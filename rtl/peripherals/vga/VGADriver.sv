==> flow/design.v <==
module VGADriver (
  input logic clk,
  input logic rst,
  input logic [23:0] colour_in,
  output logic [9:0] x_pixel,
  output logic [9:0] y_pixel,
  output logic [9:0] hsyncReg,
  output logic [9:0] vsyncReg,
  output logic hsync,
  output logic vsync,
  output logic [7:0] red,
  output logic [7:0] green,
  output logic [7:0] blue,
  output logic sync,
  output logic blank,
  output logic clkOut
);
  parameter HSYNC_ACTIVE  = 639;
  parameter HSYNC_FRONT_PORCH = 15;
  parameter HSYNC_SYNC_SIGN = 95;
  parameter HSYNC_BACK_PORCH = 47;
  parameter VSYNC_ACTIVE  = 479;
  parameter VSYNC_FRONT_PORCH = 9;
  parameter VSYNC_SYNC_SIGN = 1;
  parameter VSYNC_BACK_PORCH = 32;
  parameter HIGH = 1'b1;
  parameter LOW = 1'b0;
  localparam logic [9:0] RESET_COUNTER = 0;
  typedef enum  {
    HSYNC_STATE_ACTIVE = 1,
    HSYNC_STATE_FRONT_PORCH = 2,
    HSYNC_STATE_SYNC_SIGN = 4,
    HSYNC_STATE_BACK_PORCH = 8
  } hsync_state_t; 
  typedef enum {
    VSYNC_STATE_ACTIVE = 1,
    VSYNC_STATE_FRONT_PORCH = 2,
    VSYNC_STATE_SYNC_SIGN = 4,
    VSYNC_STATE_BACK_PORCH = 8
  } vsync_state_t;
  hsync_state_t hsync_state = HSYNC_STATE_ACTIVE;
  hsync_state_t hsync_nextState;
  vsync_state_t vsync_state = VSYNC_STATE_ACTIVE;
  vsync_state_t vsync_nextState;
  logic [9:0] x_pixel_reg;
  logic [9:0] y_pixel_reg;
  logic       hsync_reg;
  logic       vsync_reg;
  logic [7:0] red_reg;
  logic [7:0] green_reg;
  logic [7:0] blue_reg;
  logic       sync_reg;
  logic       blank_reg;
  logic [9:0] hsync_count_reg = 0;
  logic [9:0] vsync_count_reg = 0;
  logic line_done = 1'b0;
  logic is_active;
  assign is_active = ((hsync_state == HSYNC_STATE_ACTIVE) && (vsync_state == VSYNC_STATE_ACTIVE)) ? 1'b1 : 1'b0;
  always_ff @(posedge clk) begin
    if (rst == 1'b0) begin
      hsync_state <= HSYNC_STATE_ACTIVE;
      vsync_state <= VSYNC_STATE_ACTIVE;
    end else begin
      hsync_state <= hsync_nextState;
      vsync_state <= vsync_nextState;
    end
  end
  always_ff @(posedge clk) begin : HSYNC_VSYNC_COUNTER_LOGIC
    unique case (hsync_state) 
      HSYNC_STATE_ACTIVE: begin
        if (hsync_count_reg == HSYNC_ACTIVE) hsync_count_reg <= RESET_COUNTER;
        else hsync_count_reg <= hsync_count_reg + 1;
      end
      HSYNC_STATE_FRONT_PORCH: begin
        if (hsync_count_reg == HSYNC_FRONT_PORCH) hsync_count_reg <= RESET_COUNTER;
        else hsync_count_reg <= hsync_count_reg + 1;
      end
      HSYNC_STATE_SYNC_SIGN: begin
        if (hsync_count_reg == HSYNC_SYNC_SIGN) hsync_count_reg <= RESET_COUNTER;
        else hsync_count_reg <= hsync_count_reg + 1;
      end
      HSYNC_STATE_BACK_PORCH: begin
        if (hsync_count_reg == HSYNC_BACK_PORCH) hsync_count_reg <= RESET_COUNTER;
        else hsync_count_reg <= hsync_count_reg + 1;
      end
    endcase
    unique case (vsync_state) 
      VSYNC_STATE_ACTIVE: begin
        if (line_done == HIGH) begin
          vsync_count_reg <= (vsync_count_reg == VSYNC_ACTIVE) ? RESET_COUNTER : vsync_count_reg + 10'd1;
        end 
      end
      VSYNC_STATE_FRONT_PORCH: begin
        if (line_done == HIGH) begin
          vsync_count_reg <= (vsync_count_reg == VSYNC_FRONT_PORCH) ? RESET_COUNTER : vsync_count_reg + 10'd1;
        end
      end
      VSYNC_STATE_SYNC_SIGN: begin
        if (line_done == HIGH) begin
          vsync_count_reg <= (vsync_count_reg == VSYNC_SYNC_SIGN) ? RESET_COUNTER : vsync_count_reg + 10'd1;
        end
      end
      VSYNC_STATE_BACK_PORCH: begin
        if (line_done == HIGH) begin
          vsync_count_reg <= (vsync_count_reg == VSYNC_BACK_PORCH) ? RESET_COUNTER : vsync_count_reg + 10'd1;
        end 
      end
    endcase
  end
  always_comb begin : HORIZONTEL_SYNC_LOGIC_BLOCK
    unique case (hsync_state) 
      HSYNC_STATE_ACTIVE: begin
        line_done = LOW;
        hsync_nextState = (hsync_count_reg == HSYNC_ACTIVE) ? HSYNC_STATE_FRONT_PORCH : HSYNC_STATE_ACTIVE;
        hsync_reg = HIGH;
      end
      HSYNC_STATE_FRONT_PORCH: begin
        line_done = LOW;
        hsync_nextState = (hsync_count_reg == HSYNC_FRONT_PORCH) ? HSYNC_STATE_SYNC_SIGN : HSYNC_STATE_FRONT_PORCH;
        hsync_reg = HIGH;
      end
      HSYNC_STATE_SYNC_SIGN: begin
        line_done = LOW;
        hsync_nextState = (hsync_count_reg == HSYNC_STATE_SYNC_SIGN) ? HSYNC_STATE_BACK_PORCH : HSYNC_STATE_SYNC_SIGN;
        hsync_reg = LOW;
      end
      HSYNC_STATE_BACK_PORCH: begin
        line_done = (hsync_count_reg == HSYNC_BACK_PORCH) ? HIGH : LOW;
        hsync_nextState = (hsync_count_reg == HSYNC_BACK_PORCH) ? HSYNC_STATE_ACTIVE : HSYNC_STATE_BACK_PORCH;
        hsync_reg = HIGH;
      end
    endcase
  end
  always_comb begin : VERTICAL_SYNC_LOGIC_BLOCK
    unique case (vsync_state) 
      VSYNC_STATE_ACTIVE: begin
        vsync_reg = HIGH;
        if (line_done == HIGH) begin
          vsync_nextState = (vsync_count_reg == VSYNC_ACTIVE) ? VSYNC_STATE_FRONT_PORCH : VSYNC_STATE_ACTIVE;
        end else 
          vsync_nextState = VSYNC_STATE_ACTIVE;
      end
      VSYNC_STATE_FRONT_PORCH: begin
        vsync_reg = HIGH;
        if (line_done == HIGH) begin
          vsync_nextState = (vsync_count_reg == VSYNC_FRONT_PORCH) ? VSYNC_STATE_SYNC_SIGN : VSYNC_STATE_FRONT_PORCH;
        end else 
          vsync_nextState = VSYNC_STATE_FRONT_PORCH;
      end
      VSYNC_STATE_SYNC_SIGN: begin
        vsync_reg = LOW;
        if (line_done == HIGH) begin
          vsync_nextState = (vsync_count_reg == VSYNC_STATE_SYNC_SIGN) ? VSYNC_STATE_BACK_PORCH : VSYNC_STATE_SYNC_SIGN;
        end else
          vsync_nextState = VSYNC_STATE_SYNC_SIGN;
      end
      VSYNC_STATE_BACK_PORCH: begin
        vsync_reg = HIGH;
        if (line_done == HIGH) begin
          vsync_nextState = (vsync_count_reg == VSYNC_STATE_SYNC_SIGN) ? VSYNC_STATE_ACTIVE : VSYNC_STATE_BACK_PORCH;
        end else 
          vsync_nextState = VSYNC_STATE_BACK_PORCH;
      end
    endcase
  end
  always_comb begin : RGB_REGISTER_ASSIGNMENT
    x_pixel_reg = (vsync_nextState != VSYNC_STATE_ACTIVE) ? RESET_COUNTER
                  : (hsync_nextState != HSYNC_STATE_ACTIVE) ? RESET_COUNTER
                  : (line_done == HIGH) ? RESET_COUNTER : hsync_count_reg +1;
    y_pixel_reg =  (vsync_nextState != VSYNC_STATE_ACTIVE) ? RESET_COUNTER
    : (hsync_nextState != HSYNC_STATE_ACTIVE) ? (vsync_count_reg == VSYNC_ACTIVE) ? RESET_COUNTER : vsync_count_reg + 1
                  : (line_done == HIGH) ? vsync_count_reg +1 : vsync_count_reg;
    red_reg = is_active ? colour_in[23:16] : 8'h00;
    blue_reg = is_active ? colour_in[15:8] : 8'h00;
    green_reg = is_active ? colour_in[7:0] : 8'h00;
    blank_reg = hsync_reg & vsync_reg;
    sync_reg = 1'b0;
  end
  assign clkOut = clk;
  assign x_pixel = x_pixel_reg;
  assign y_pixel = y_pixel_reg;
  assign red = red_reg;
  assign green = green_reg;
  assign blue = blue_reg;
  assign blank = blank_reg;
  assign sync = sync_reg;
  assign hsyncReg = hsync_count_reg;
  assign vsyncReg = vsync_count_reg;
  assign hsync = hsync_reg;
  assign vsync = vsync_reg;
endmodule
* Tool chain data of VGADriver
Tool output for the design above, in the order of the flow.
Lines are those of the file above, counted from 1.
Operators carry their Yosys type and port widths (W data, S select, Z words).
Not given: n/a
- Design top :: VGADriver
- Clock :: clk
- Library :: sky130hd
- Timing corner :: tt_025C_1v80

* Word level
Counts by Yosys on the flattened word-level netlist (proc, flatten, opt, wreduce; memories kept). Register bits leave out memories and registers merged into their read ports (data or address). Print and check cells are left out.
- $add $sub $neg :: 3
- Equality and inequality tests :: 24
- Mux-type cells :: 43
- Bitwise logic cells :: 1
- Reductions and logical operators :: 7
** Operators by type and width (count)
- $pmux W32 S4 :: 2
- $mux W10 :: 19
- $pmux W10 S4 :: 2
- $eq A32 B1 Y1 const B :: 2
- $ne A32 B1 Y1 const B :: 2
- $eq A32 B2 Y1 const B :: 2
- $eq A32 B3 Y1 const B :: 2
- $eq A32 B4 Y1 const B :: 2
- $add A10 B1 Y10 const B :: 3
- $mux W8 :: 3
- $mux W4 :: 6
- $eq A10 B3 Y1 const B :: 2
- $eq A10 B4 Y1 const B :: 2
- $eq A10 B6 Y1 const B :: 2
- $eq A10 B1 Y1 const B :: 1
- $eq A10 B10 Y1 const B :: 1
- $eq A10 B7 Y1 const B :: 1
- $eq A10 B9 Y1 const B :: 1
- $reduce_or A3 Y1 :: 3
- $mux W3 :: 3
- $ne A2 B2 Y1 const B :: 4
- $reduce_bool A4 Y1 :: 2
- $pmux W1 S2 :: 3
- $mux W2 :: 3
- $reduce_and A5 Y1 :: 1
- $mux W1 :: 2
- $and A1 B1 Y1 :: 1
- $logic_and A1 B1 Y1 :: 1
- Bits in registers :: 84
- Bits of input ports :: 26
- Cells after elaboration :: 82

* Longest topological paths
Depth = most cells in a row (Yosys ltp): at word level without a register or memory, in the mapped netlist without a sequential cell, where the memories' decode and read muxes count.
- Word-level depth :: 7
- ABC_AREA :: 1
- Gate-level depth with buffers :: 12
- Mapped depth without buffers :: 11

* After synthesis
Yosys stat after the flow's synthesis: flattened, memories mapped to cells. It holds for the ABC_AREA given above (unset counts as 0); a run with the other value may have another netlist.
The area totals of this step are shown rounded.
- Cell count :: 431
- Synthesis area :: 2600 um^2
- Area of sequential cells :: 760 um^2
- Mapped flip-flops :: 28
- Buffers :: 13
** Cells by type
- sky130_fd_sc_hd__edfxtp_1 :: count 20, area in all 600.576 um^2
- sky130_fd_sc_hd__nand2_1 :: count 113, area in all 424.157 um^2
- sky130_fd_sc_hd__nor2_1 :: count 76, area in all 285.274 um^2
- sky130_fd_sc_hd__inv_1 :: count 73, area in all 274.013 um^2
- sky130_fd_sc_hd__nand3_1 :: count 50, area in all 250.24 um^2
- sky130_fd_sc_hd__dfxtp_1 :: count 8, area in all 160.154 um^2
- sky130_fd_sc_hd__nor2_2 :: count 12, area in all 75.072 um^2
- sky130_fd_sc_hd__ha_1 :: count 5, area in all 62.56 um^2
- sky130_fd_sc_hd__nand4_1 :: count 10, area in all 62.56 um^2
- sky130_fd_sc_hd__buf_6 :: count 5, area in all 56.304 um^2
- sky130_fd_sc_hd__o21ai_0 :: count 10, area in all 50.048 um^2
- sky130_fd_sc_hd__xor2_1 :: count 5, area in all 43.792 um^2
- sky130_fd_sc_hd__nand3_2 :: count 4, area in all 40.038 um^2
- sky130_fd_sc_hd__a21oi_1 :: count 7, area in all 35.034 um^2
- sky130_fd_sc_hd__nor2_4 :: count 3, area in all 33.782 um^2
- sky130_fd_sc_hd__buf_4 :: count 4, area in all 30.029 um^2
- sky130_fd_sc_hd__nor3_1 :: count 5, area in all 25.024 um^2
- sky130_fd_sc_hd__a21oi_2 :: count 2, area in all 17.517 um^2
Other cell types: 12; their cells: 19.

==> runs of VGADriver <==
Design VGADriver on sky130hd. What follows are 2 stored runs of the flow, each under its own settings; their order means nothing. The constraints put input and output delay at 20% of the set period each and load the outputs with 0.01 pF.
"clock period reached" means the clock period less the worst setup slack. The figure is calculated, with input and output delays left at 20% of the set period.
"time used up by the worst setup path" means the part of the period allowed to the worst setup path (the constraints hold back 20% at inputs and 20% at outputs) less its slack; where the path has registers, the arrival times of their clocks count too.
By "total power of the final layout" is meant OpenSTA's value without simulated activity: inputs other than the clock are taken to toggle once in ten clock periods, and the tool carries that through the logic.
The measured numbers are rounded.

** Run 1
- Settings :: period_ns=2.48; CORE_UTILIZATION=71; SETUP_SLACK_MARGIN=0.52; PLACE_DENSITY=0.38; ABC_AREA=1; GPL_TIMING_DRIVEN=0; CTS_CLUSTER_SIZE=10; SLEW_MARGIN=10; CAP_MARGIN=20; CORE_MARGIN=2
- Outcome :: did not finish, placement stopped with GPL-0301

** Run 2
- Settings :: period_ns=2.69; CORE_UTILIZATION=23; CAP_MARGIN=20; CORE_MARGIN=2; SLEW_MARGIN=20
- Synthesis area :: 2,300 um^2
- Area of the die :: 11,000 um^2
- Standard-cell area after routing :: 4,000 um^2
- Post-layout utilization :: 42%
- Lowest setup slack :: -0.15 ns
- Total negative setup slack :: -0.72 ns
- Total power of the final layout :: 2.2 mW
- Clock period reached :: 2.838 ns
- Time used up by the worst setup path :: 2.30 ns
- Type of the worst setup path :: reg2out
